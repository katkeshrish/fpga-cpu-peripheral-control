==> flow/design.v <==
module Led_Peripheral(
    output reg[15:0]led,
    input [7:0]data_address,
    input [7:0]write_data,
    input wr_en,
    input clk,rst    
);
reg[7:0]data_reg1;
reg[7:0]data_reg2;
reg[7:0]data_add;  
reg[7:0]write_data_reg;
parameter led_control=8'b00000001;
parameter led_data_01=8'b00000010;
parameter led_data_02=8'b00000011;
always@(posedge clk or posedge rst)begin
  if(rst)begin
    led<=16'h0;
    data_reg1<=0;
    data_reg2<=0;
  end else begin
    data_add<=data_address;
    write_data_reg<=write_data;
    if(data_add == led_control) begin
        if(write_data_reg[0]==0)begin
            led<=16'h0;
        end else begin
        led<={data_reg1,data_reg2};
        end
    end 
    else if(data_add == led_data_01)begin
        if(wr_en)begin
            data_reg1<=write_data_reg;
        end
    end
    else if(data_add == led_data_02)begin
        if(wr_en)begin
            data_reg2<=write_data_reg;
        end 
    end else begin
        led<=16'h0;
    end
  end
end
endmodule
module  Rom_for_ledPerpheral(
    output reg wr_en,
    output reg[7:0]data_address,
    output reg[7:0]write_data,
    input clk,rst
);
reg [7:0]rom[0:10];
reg [7:0]wr_ptr;
reg [7:0]pc;
wire [15:0]led;
Led_Peripheral l1(led,data_address,write_data,wr_en,clk,rst);
initial begin
rom[0]=8'h11;   
rom[1]=8'h12;   
rom[2]=8'h5;   
rom[3]=8'h13;   
rom[4]=8'h5;   
rom[5]=8'h14;   
rom[6]=8'h3;   
rom[7]=8'h11;  
rom[8]=8'h12;  
end
reg [1:0]state;
always@(posedge clk or posedge rst)begin 
    if(rst)begin
        state<=0;
        wr_ptr<=0;
        data_address<=0;
        write_data<=0;
        wr_en<=0;
    end else begin
        case(state)
            2'b00:
            begin
                pc<=rom[wr_ptr];    
                state<=2'b01;
            end
            2'b01:
            begin
                case(pc)
                    8'h11: begin state<=10; wr_ptr<=wr_ptr+1; end
                    8'h12: begin state<=10; wr_ptr<=wr_ptr+1; end
                    8'h13: begin state<=10; wr_ptr<=wr_ptr+1; end
                    8'h14: begin state<=10; wr_ptr<=wr_ptr+1; end
                    default: begin state<=0; wr_ptr<=wr_ptr+1; end
                endcase
            end
            2'b10:
            begin
                case(pc)
                    8'h11:
                    begin
                        state<=0;  
                    end
                    8'h12:
                    begin
                        data_address<=8'h1;
                        pc<=rom[wr_ptr];   
                        state<=11;
                    end
                    8'h13:
                    begin
                        data_address<=8'h2;
                        pc<=rom[wr_ptr];    
                        state<=11;
                    end
                    8'h14:
                    begin
                        data_address<=8'h3;
                        pc<=rom[wr_ptr];    
                        state<=11;
                    end
                endcase
            end  
                2'b11: 
                begin
                    wr_en<=1;
                    write_data<=pc;  
                    state<=0;
                end
        endcase
    end
end
endmodule
## From RTL to reports: Rom_for_ledPerpheral

The steps from the RTL of Rom_for_ledPerpheral to its reports follow in flow order.
Line numbers count from 1 in the design file above.
Cell names lack the library's common part.
The mark n/a stands for no value.

- Top: Rom_for_ledPerpheral
- Clock input: clk
- Cell library: sky130hd
- Timing corner: tt_025C_1v80

## Word-level counts

Source: Yosys, flattened and elaborated, memories not mapped. Widths are those after wreduce. Registers that Yosys merges into a memory's read port (data or address) are not register bits. Print and check cells do not count.
Memory sizes are those after Yosys's memory passes, which may raise the word count (mostly to a power of two), join words into wider ones and drop unused or constant bits.

- Bits in read-only memories: 44
- Memories: 1
- Elaborated cells: 33
- Input port bits: 2
- Bits in registers: 35

- Add/sub/neg operators: 1
- Muxes and demuxes: 6
- Bitwise logic cells: 1
- Equal/unequal tests: 9
- Reduce/logical cells: 9

Memories:

| name | depth | bits a word | read ports | write ports | line | text |
|---|---|---|---|---|---|---|
| rom | 11 | 4 | 1 | 0 | 51 | `reg [7:0]rom[0:10];` |

Operator list:

| cell | number |
|---|---|
| 8-bit by 5-bit == test with 1-bit output (second input constant) | 4 |
| 8-bit case mux with 3-bit select | 1 |
| 8-bit case mux with 2-bit select | 1 |
| 8-bit by 1-bit adder with 8-bit output (second input constant) | 1 |
| 2-bit case mux with 4-bit select | 1 |
| 8-bit two-way mux | 1 |
| 2-bit == test (second input constant) | 2 |
| 2-bit AND reduction | 2 |
| 4-bit nonzero test | 1 |
| 4-bit OR reduction | 1 |
| 2-bit case mux with 2-bit select | 1 |
| 3-bit != test (second input constant) | 1 |
| 3-bit AND reduction | 1 |
| 3-bit nonzero test | 1 |
| 3-bit OR reduction | 1 |
| 2-bit by 1-bit == test with 1-bit output (second input constant) | 1 |
| 2-bit != test (second input constant) | 1 |
| 2-bit zero test | 1 |
| 2-bit nonzero test | 1 |
| 2-bit two-way mux | 1 |
| 1-bit inverter | 1 |

## Longest topological paths

Longest topological path by Yosys (ltp), each cell counted once; first at word level (registers and memories cut), then after technology mapping (sequential cells cut; the memories' decode and read muxes count).

- Depth in word-level cells: 4
- ABC_AREA: 0
- Depth in mapped cells: 4

## Mapped cells and area

Source: synth_stat.txt of the flow (Yosys; design flattened, memories mapped). It holds for the ABC_AREA given above (unset counts as 0); a run with the other value may have another netlist.
Totals and module areas in this step are rounded.

- Standard cells after synthesis: 78
- Flip-flops: 19
- Synthesis area: 940 sq um
- Buffer cells: 12

Cells by type:

| cell | number | total area (sq um) |
|---|---|---|
| dfrtp_1 | 14 | 350.336 |
| edfxtp_1 | 4 | 120.115 |
| buf_4 | 10 | 75.072 |
| mux2_2 | 5 | 56.304 |
| ha_1 | 4 | 50.048 |
| dfstp_2 | 1 | 26.275 |
| xnor2_1 | 3 | 26.275 |
| inv_1 | 5 | 18.768 |
| nor3b_4 | 1 | 18.768 |
| a21oi_1 | 3 | 15.014 |
| mux2_4 | 1 | 15.014 |
| nand2_1 | 4 | 15.014 |
| o21ai_0 | 3 | 15.014 |
| nand2b_1 | 2 | 12.512 |
| nor2_1 | 3 | 11.261 |
| mux2i_1 | 1 | 10.01 |
| o21ba_2 | 1 | 10.01 |
| a211o_1 | 1 | 8.758 |

Not listed: further types 11, cells in them 12.

## Timing after synthesis

Path of least setup slack by OpenSTA after synthesis, without wires, with an ideal clock, recovery checks aside; 20% of the period is set as input and as output delay. Where synthesis merged equal registers, the netlist keeps one of their names.

- Kind: register -> register
- From: register pc[1]
- To: register pc[0]
- Arrival: 1078 ps
- Delay of the path: 1417 ps
- Stages: 4
- Path slack: 32 ps
- Data required time: 1111 ps
- Launch time at the first pin: 0 ps
- Period: 1450 ps
- Period reached after synthesis: 1418 ps

"delay of the path" = arrival - input delay + setup time.
"stages" counts driving pins, that of a launching flip-flop among them; a cell with two outputs on the path counts twice.
"period reached after synthesis" is the clock period less the worst setup slack; recovery checks do not enter. This is arithmetic on one report: input and output delays are still those of the set period (20% each).
The rows between start and end are the longest chain of elaborated cells between them; the timing report does not say that the signal goes this way. Where chains are equally long, one stands for them.
Each line given opens the expression or statement behind the cell; cells for indexed reads and writes are added by Yosys, which also makes memories of some case tables.
At most two assigning lines are given for a register; there are more.
The path ends at the enable pin of a flip-flop; only ways to that pin are counted.

- Path through: edfxtp_1 nor3b_4 o21bai_1 a21oi_1
- Cells in the longest elaborated chain: 4
- Elaborated cells between the ends (all ways): 6
- Classes of those cells: eq/ne (4); reduce/logical (2)

Ends and longest elaborated chain, after synthesis:

| element | line | text |
|---|---|---|
| start: declaration | 53 | `reg [7:0]pc;` |
| start: assignment | 79 | `pc<=rom[wr_ptr];` |
| start: assignment | 102 | `pc<=rom[wr_ptr];` |
| 8-bit by 5-bit == test with 1-bit output | 94 | `case(pc)` |
| 3-bit OR reduction | n/a |  |
| 2-bit != test | n/a |  |
| 3-bit AND reduction | n/a |  |
| end: assignment | 102 |  |
| end: assignment | 108 | `pc<=rom[wr_ptr];` |
| end: declaration | 53 |  |

## Worst path after layout

From the final timing report of stored run 1: the path of least setup slack in the routed layout; clock arrival at registers is part of the times.
The report prints the path's times to 10 ps; the period is as set.

- Kind: register -> register
- From: register pc[1]
- To: register pc[0]
- Period: 1890 ps
- Arrival: 1690 ps
- Launch time at the first pin: 310 ps
- Stages: 4
- Path slack: 170 ps
- Data required time: 1850 ps

The rows between start and end are the longest chain of elaborated cells between them; the timing report does not say that the signal goes this way. Where chains are equally long, one stands for them.
At most two assigning lines are given for a register; there are more.
The path ends at the enable pin of a flip-flop; only ways to that pin are counted.

- Path through: edfxtp_1 nor3b_4 o21bai_1 a21oi_1
- Cells in the longest elaborated chain: 4
- Elaborated cells between the ends (all ways): 6
- Classes of those cells: eq/ne (4); reduce/logical (2)

Ends and longest elaborated chain, post-layout:

| element | line | text |
|---|---|---|
| start: declaration | 53 | `reg [7:0]pc;` |
| start: assignment | 79 | `pc<=rom[wr_ptr];` |
| start: assignment | 102 | `pc<=rom[wr_ptr];` |
| 8-bit by 5-bit == test with 1-bit output | 94 | `case(pc)` |
| 3-bit OR reduction | n/a |  |
| 2-bit != test | n/a |  |
| 3-bit AND reduction | n/a |  |
| end: assignment | 102 |  |
| end: assignment | 108 | `pc<=rom[wr_ptr];` |
| end: declaration | 53 |  |

Subject: flow runs of Rom_for_ledPerpheral

Hi,

Flow measurements of Rom_for_ledPerpheral on sky130hd: 2 stored runs with different settings, listed in no order. Input and output delays are each 20% of the period that was set; the output load is 0.01 pF.
"achieved clock period" means the clock period less the worst setup slack. The figure is calculated, with input and output delays left at 20% of the set period.
"time used up by the worst setup path" = time allowed to the worst setup path (clock period - input delay - output delay, where it has them) - its slack; a late launch clock adds to it, a late capture clock takes from it.
"power consumption" rests on the timing tool's default activity at the inputs, not on a simulated workload.
"time used up by the worst setup path" is given in steps of 10 ps.
Values from the reports are rounded here.

### Stored run 1

Settings: `period_ns=1.89`, `CORE_UTILIZATION=66`, `SETUP_SLACK_MARGIN=-0.08`, `PLACE_DENSITY=0.8`, `HOLD_SLACK_MARGIN=-0.1`, `CORE_MARGIN=6`, `CELL_PAD_IN_SITES_GLOBAL_PLACEMENT=0`, `CELL_PAD_IN_SITES_DETAIL_PLACEMENT=1`, `TNS_END_PERCENT=30`, `ABC_AREA=0`, `CTS_CLUSTER_DIAMETER=216`, `CAP_MARGIN=20`, `SLEW_MARGIN=20`

- Standard-cell area after routing: 1000 sq um
- Total die area: 2500 sq um
- Time used up by the worst setup path: 1720 ps
- Worst setup path kind: register -> register
- Setup TNS: 0 ps
- Utilization of the finished layout: 78 %
- Smallest setup slack: 170 ps
- Power consumption: 660 uW
- Yosys chip area after synthesis: 940 sq um
- Achieved clock period: 1722 ps

### Stored run 2

Settings: `period_ns=1.13`, `CORE_UTILIZATION=39`, `SETUP_SLACK_MARGIN=0.32`, `PLACE_DENSITY_LB_ADDON=0.05`, `HOLD_SLACK_MARGIN=0.02`, `CORE_ASPECT_RATIO=0.58`, `TNS_END_PERCENT=95`, `ABC_AREA=1`, `CTS_CLUSTER_SIZE=88`, `CAP_MARGIN=20`, `CORE_MARGIN=2`, `SLEW_MARGIN=20`

- Standard-cell area after routing: 1400 sq um
- Total die area: 2900 sq um
- Time used up by the worst setup path: 1160 ps
- Worst setup path kind: register -> register
- Setup TNS: -110 ps
- Utilization of the finished layout: 60 %
- Smallest setup slack: -29 ps
- Power consumption: 1200 uW
- Yosys chip area after synthesis: 960 sq um
- Achieved clock period: 1159 ps

Regards
